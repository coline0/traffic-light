==> flow/design.v <==
module control(START, comp, clock, DONE, SHIFT, LOAD);
    input START;
    input comp;
    input clock;
    reg [3:0] count = 4;
    reg [3:0] STATE = 8'd0;
    output reg SHIFT = 8'd0;
    output reg LOAD = 8'd0;
    output reg DONE= 8'd0;
    parameter S0 = 8'd0;
    parameter S1 = 8'd1;
    parameter S2 = 8'd2;
    parameter S3 = 8'd3;
    parameter S4 = 8'd4;
    always @(posedge clock)       
    begin
        casex({STATE, START, count, comp})
            {S0, 1'd1, 4'dX, 1'dX}: 
            begin 
                STATE = S1;
                SHIFT = 1;
                LOAD  = 0;
                DONE  = 0;
            end
            {S1, 1'dX, 4'dx, 1'dx}: 
            begin 
                count = count - 1;
                if (comp == 0) 
                begin
                    STATE = S2;
                    SHIFT = 0;
                    LOAD = 1;
                    DONE = 0;
                end 
                else 
                begin
                    STATE = S3;
                    SHIFT = 0;
                    LOAD = 0;
                    DONE = 0;
                end
            end 
            {S2, 1'dX, 4'dx, 1'd0}: 
            begin
                if (count == 0) 
                begin 
                    STATE = S4;
                    SHIFT = 0;
                    LOAD = 0;
                    DONE = 1;
                end 
                else 
                begin
                    STATE = S1;
                    SHIFT = 1;
                    LOAD = 0;
                    DONE =0;                            
                end
            end
            {S3, 1'dX, 4'dx, 1'd1}: 
            begin
                SHIFT = 0;
                LOAD = 0;
                DONE = 0;
                if (count == 0) 
                begin 
                    STATE = S4;
                    SHIFT = 0;
                    LOAD = 0;
                    DONE = 1;
                end 
                else 
                begin
                    STATE = S1;
                    SHIFT = 1;
                    LOAD = 0;
                    DONE = 0;
                end
            end
            {S4, 1'dX, 4'd0, 1'dX}: 
            begin 
                SHIFT = 0; 
                LOAD =0;
                DONE = 1;
            end
            default : {STATE, SHIFT, LOAD, DONE} = {S0, 1'dX, 1'dX, 1'dX};             
        endcase
    end  
endmodule 
Step by step through the tools: control
The steps from the RTL of control to its reports follow in flow order.
Lines are those of the file above, counted from 1.
Operators: Yosys type, input widths -> output width; for muxes data width and select width s.
Cell names lack the library's common part.
The mark n/a stands for no value.
- top module: control
- clock port: clock
- standard-cell library: sky130hd
- corner: tt_025C_1v80

Elaborated design
Yosys after proc, flatten, opt, wreduce and memory -nomap, before mapping. Memory bits, and registers merged into a memory's read port (data or address), are not among the register bits. Print and check cells are not counted. Equal cells are merged and count once.
- register bits at 11
- input bits: 3
- elaborated cells: 25
- output and inout port bits: 3
- noted $add $sub $neg: 1
- muxes and demuxes: 9
- reduce/logical cells at 5
- noted eq/ne operators: 5
- operators with widths (cell ; number):
    $pmux 4 s4 ; 1
    $eq 5x3->1 const B ; 2
    $eq 8x7->1 const B ; 1
    $reduce_or 2->1 ; 3
    $pmux 1 s3 ; 2
    $eq 5x1->1 const B ; 1
    $sub 4x1->4 const B ; 1
    $eq 4x1->1 const B ; 1
    $logic_not 4->1 ; 1
    $reduce_or 4->1 ; 1
    $mux 1 ; 4
    $mux 3 ; 1
    $pmux 1 s2 ; 1

Longest topological paths
Yosys ltp: most cells in a row. Word level: on the elaborated netlist, between registers, memories and ports. Mapped: between sequential cells and ports; inverters and the memories' decode and read muxes count.
- noted depth in word-level cells: 3
- noted ABC_AREA: 0
- noted gate-level depth with buffers: 5
- mapped depth without buffers: 5

Synthesis result
The flow's flattened synthesis, as Yosys stat reports it; memories are mapped. The netlist is that of the ABC_AREA named above (0 if unset); the other value can give another one.
- cells by type (type ; number ; area in all (µm²)):
    edfxtp_1 ; 7 ; 210.202
    dfxtp_1 ; 3 ; 60.058
    ha_1 ; 2 ; 25.024
    inv_1 ; 6 ; 22.522
    nor3b_1 ; 3 ; 22.522
    xor2_1 ; 2 ; 17.517
    nor3_1 ; 3 ; 15.014
    nor2_1 ; 3 ; 11.261
    or3b_4 ; 1 ; 11.261
    buf_2 ; 2 ; 10.01
    o21ai_0 ; 2 ; 10.01
    a221oi_1 ; 1 ; 8.758
    xnor2_1 ; 1 ; 8.758
    a211oi_1 ; 1 ; 7.507
    o21a_1 ; 1 ; 7.507
    or4_1 ; 1 ; 7.507
    a31oi_1 ; 1 ; 6.256
    and3_1 ; 1 ; 6.256
Not listed: further types 3, cells in them 3.
- mapped cells: 44
- noted chip area (Yosys): 484.2 µm²
- area of sequential cells: 270.3 µm²
- noted buffer cells: 2
- noted flip-flops: 10

Worst setup path after synthesis
OpenSTA on the mapped netlist: ideal clock, no wires. The path of least setup slack (recovery checks aside). Input and output delay are each 20% of the period. Register names are those of the netlist, which keeps one name where synthesis merged equal registers.
- path kind: register to register
- start: reg count[0]
- end: reg STATE[0]
- delay of the path at 1.706 ns
- driving pins on the path at 5
- period: 2.25 ns
- data required time at 1.973 ns
- noted setup time: 0.277 ns
- setup slack: 0.544 ns
- time at the first pin: 0.000 ns
- noted data arrival time: 1.429 ns
- noted buffers on the path: 0
- noted synthesis period reached: 1.706 ns
"delay of the path" = arrival - input delay + setup time.
"driving pins on the path": output pins that drive a net of the path, with the launching flip-flop's if there is one; two outputs of one cell count as two.
"synthesis period reached" is the clock period less the worst setup slack; recovery checks do not enter. This is arithmetic on one report: input and output delays are still those of the set period (20% each).
The rows between start and end are the longest chain of elaborated cells between them; the timing report does not say that the signal goes this way. Where chains are equally long, one stands for them.
Each line given opens the expression or statement behind the cell; cells for indexed reads and writes are added by Yosys, which also makes memories of some case tables.
At most two assigning lines are given for a register; there are more.
Only ways into the end's enable, where the timed path ends, are counted here.
- cells stage by stage: edfxtp_1 inv_1 ha_1 or3b_4 or4_1
- noted length of the longest elaborated chain: 1
- elaborated cells between the ends (all ways) at 1
- RTL lines with such cells at 1
- those cells by class: 1 x eq/ne
- ends and longest elaborated chain, post-synthesis (element ; RTL line ; text):
    start, declared ; 5 ; reg [3:0] count = 4;
    start, assigned ; 27 ; count = count - 1;
    $eq 8x7->1 ; 17 ; casex({STATE, START, count, comp})
    end, assigned ; 20 ; STATE = S1;
    end, assigned ; 30 ; STATE = S2;
    end, declared ; 6 ; reg [3:0] STATE = 8'd0;

Worst path after layout
From the final timing report of entry A: the path of least setup slack in the routed layout; clock arrival at registers is part of the times.
- path kind: register to register
- start: reg count[0]
- end: reg STATE[0]
- period: 1.74 ns
- time at the first pin: 0.27 ns
- noted setup time: 0.25 ns
- data required time at 1.76 ns
- setup slack: 0.04 ns
- driving pins on the path at 5
- noted data arrival time: 1.71 ns
- noted buffers on the path: 0
The rows between start and end are the longest chain of elaborated cells between them; the timing report does not say that the signal goes this way. Where chains are equally long, one stands for them.
At most two assigning lines are given for a register; there are more.
Only ways into the end's enable, where the timed path ends, are counted here.
- cells stage by stage: edfxtp_1 inv_2 ha_1 or3b_4 or4_4
- noted length of the longest elaborated chain: 1
- elaborated cells between the ends (all ways) at 1
- RTL lines with such cells at 1
- those cells by class: 1 x eq/ne
- ends and longest elaborated chain, after layout (element ; RTL line ; text):
    start, declared ; 5 ; reg [3:0] count = 4;
    start, assigned ; 27 ; count = count - 1;
    $eq 8x7->1 ; 17 ; casex({STATE, START, count, comp})
    end, assigned ; 20 ; STATE = S1;
    end, assigned ; 30 ; STATE = S2;
    end, declared ; 6 ; reg [3:0] STATE = 8'd0;

2 stored runs of control in the flow (synthesis by Yosys, layout by OpenROAD, sky130hd cells), in arbitrary order. Constraints: input delay and output delay 20% of the set period each, output load 0.01 pF.

Entry A

==> flow/run.sh <==
#!/bin/bash
# the make line also repeats the synthesis and layout settings of config.mk as NAME=value (left out here)
make -C /OpenROAD-flow-scripts/flow DESIGN_CONFIG=/design/flow/config.mk WORK_HOME=/design/flow/orfs CLKGATE_MAP_FILE= finish
==> flow/config.mk <==
export PLATFORM = sky130hd
export DESIGN_NAME = control
export DESIGN_NICKNAME = control
export VERILOG_FILES = /design/flow/design.v
export SDC_FILE = /design/flow/constraint.sdc
export NUM_CORES = 4
export LEC_CHECK = 0
export CAP_MARGIN = 20
export CORE_MARGIN = 2
export CORE_UTILIZATION = 40
export SLEW_MARGIN = 20
==> flow/constraint.sdc <==
create_clock -name core_clock -period 1.74 [get_ports {clock}]
set_input_delay 0.3480 -clock core_clock [delete_from_list [all_inputs] [get_ports {clock}]]
set_output_delay 0.3480 -clock core_clock [all_outputs]
set_load 0.01 [all_outputs]

Measured in entry A:
- mapped cell area after synthesis at 484.2 µm²
- area inside the die boundary: 1504.7 µm²
- final utilization: 56.1%
- noted the worst setup slack after layout: 0.043 ns
- worst hold slack at 0.610 ns

Entry B

==> flow/run.sh <==
#!/bin/bash
# the make line also repeats the synthesis and layout settings of config.mk as NAME=value (left out here)
make -C /OpenROAD-flow-scripts/flow DESIGN_CONFIG=/design/flow/config.mk WORK_HOME=/design/flow/orfs CLKGATE_MAP_FILE= finish
==> flow/config.mk <==
export PLATFORM = sky130hd
export DESIGN_NAME = control
export DESIGN_NICKNAME = control
export VERILOG_FILES = /design/flow/design.v
export SDC_FILE = /design/flow/constraint.sdc
export NUM_CORES = 4
export LEC_CHECK = 0
export CAP_MARGIN = 20
export CELL_PAD_IN_SITES_DETAIL_PLACEMENT = 1
export CORE_MARGIN = 3
export CORE_UTILIZATION = 58
export CTS_CLUSTER_SIZE = 89
export PLACE_DENSITY_LB_ADDON = 0.16
export SETUP_SLACK_MARGIN = -0.03
export SLEW_MARGIN = 20
export TNS_END_PERCENT = 10
==> flow/constraint.sdc <==
create_clock -name core_clock -period 1.21 [get_ports {clock}]
set_input_delay 0.2420 -clock core_clock [delete_from_list [all_inputs] [get_ports {clock}]]
set_output_delay 0.2420 -clock core_clock [all_outputs]
set_load 0.01 [all_outputs]

Entry B: did not finish, floorplanning stopped with PDN-0185.
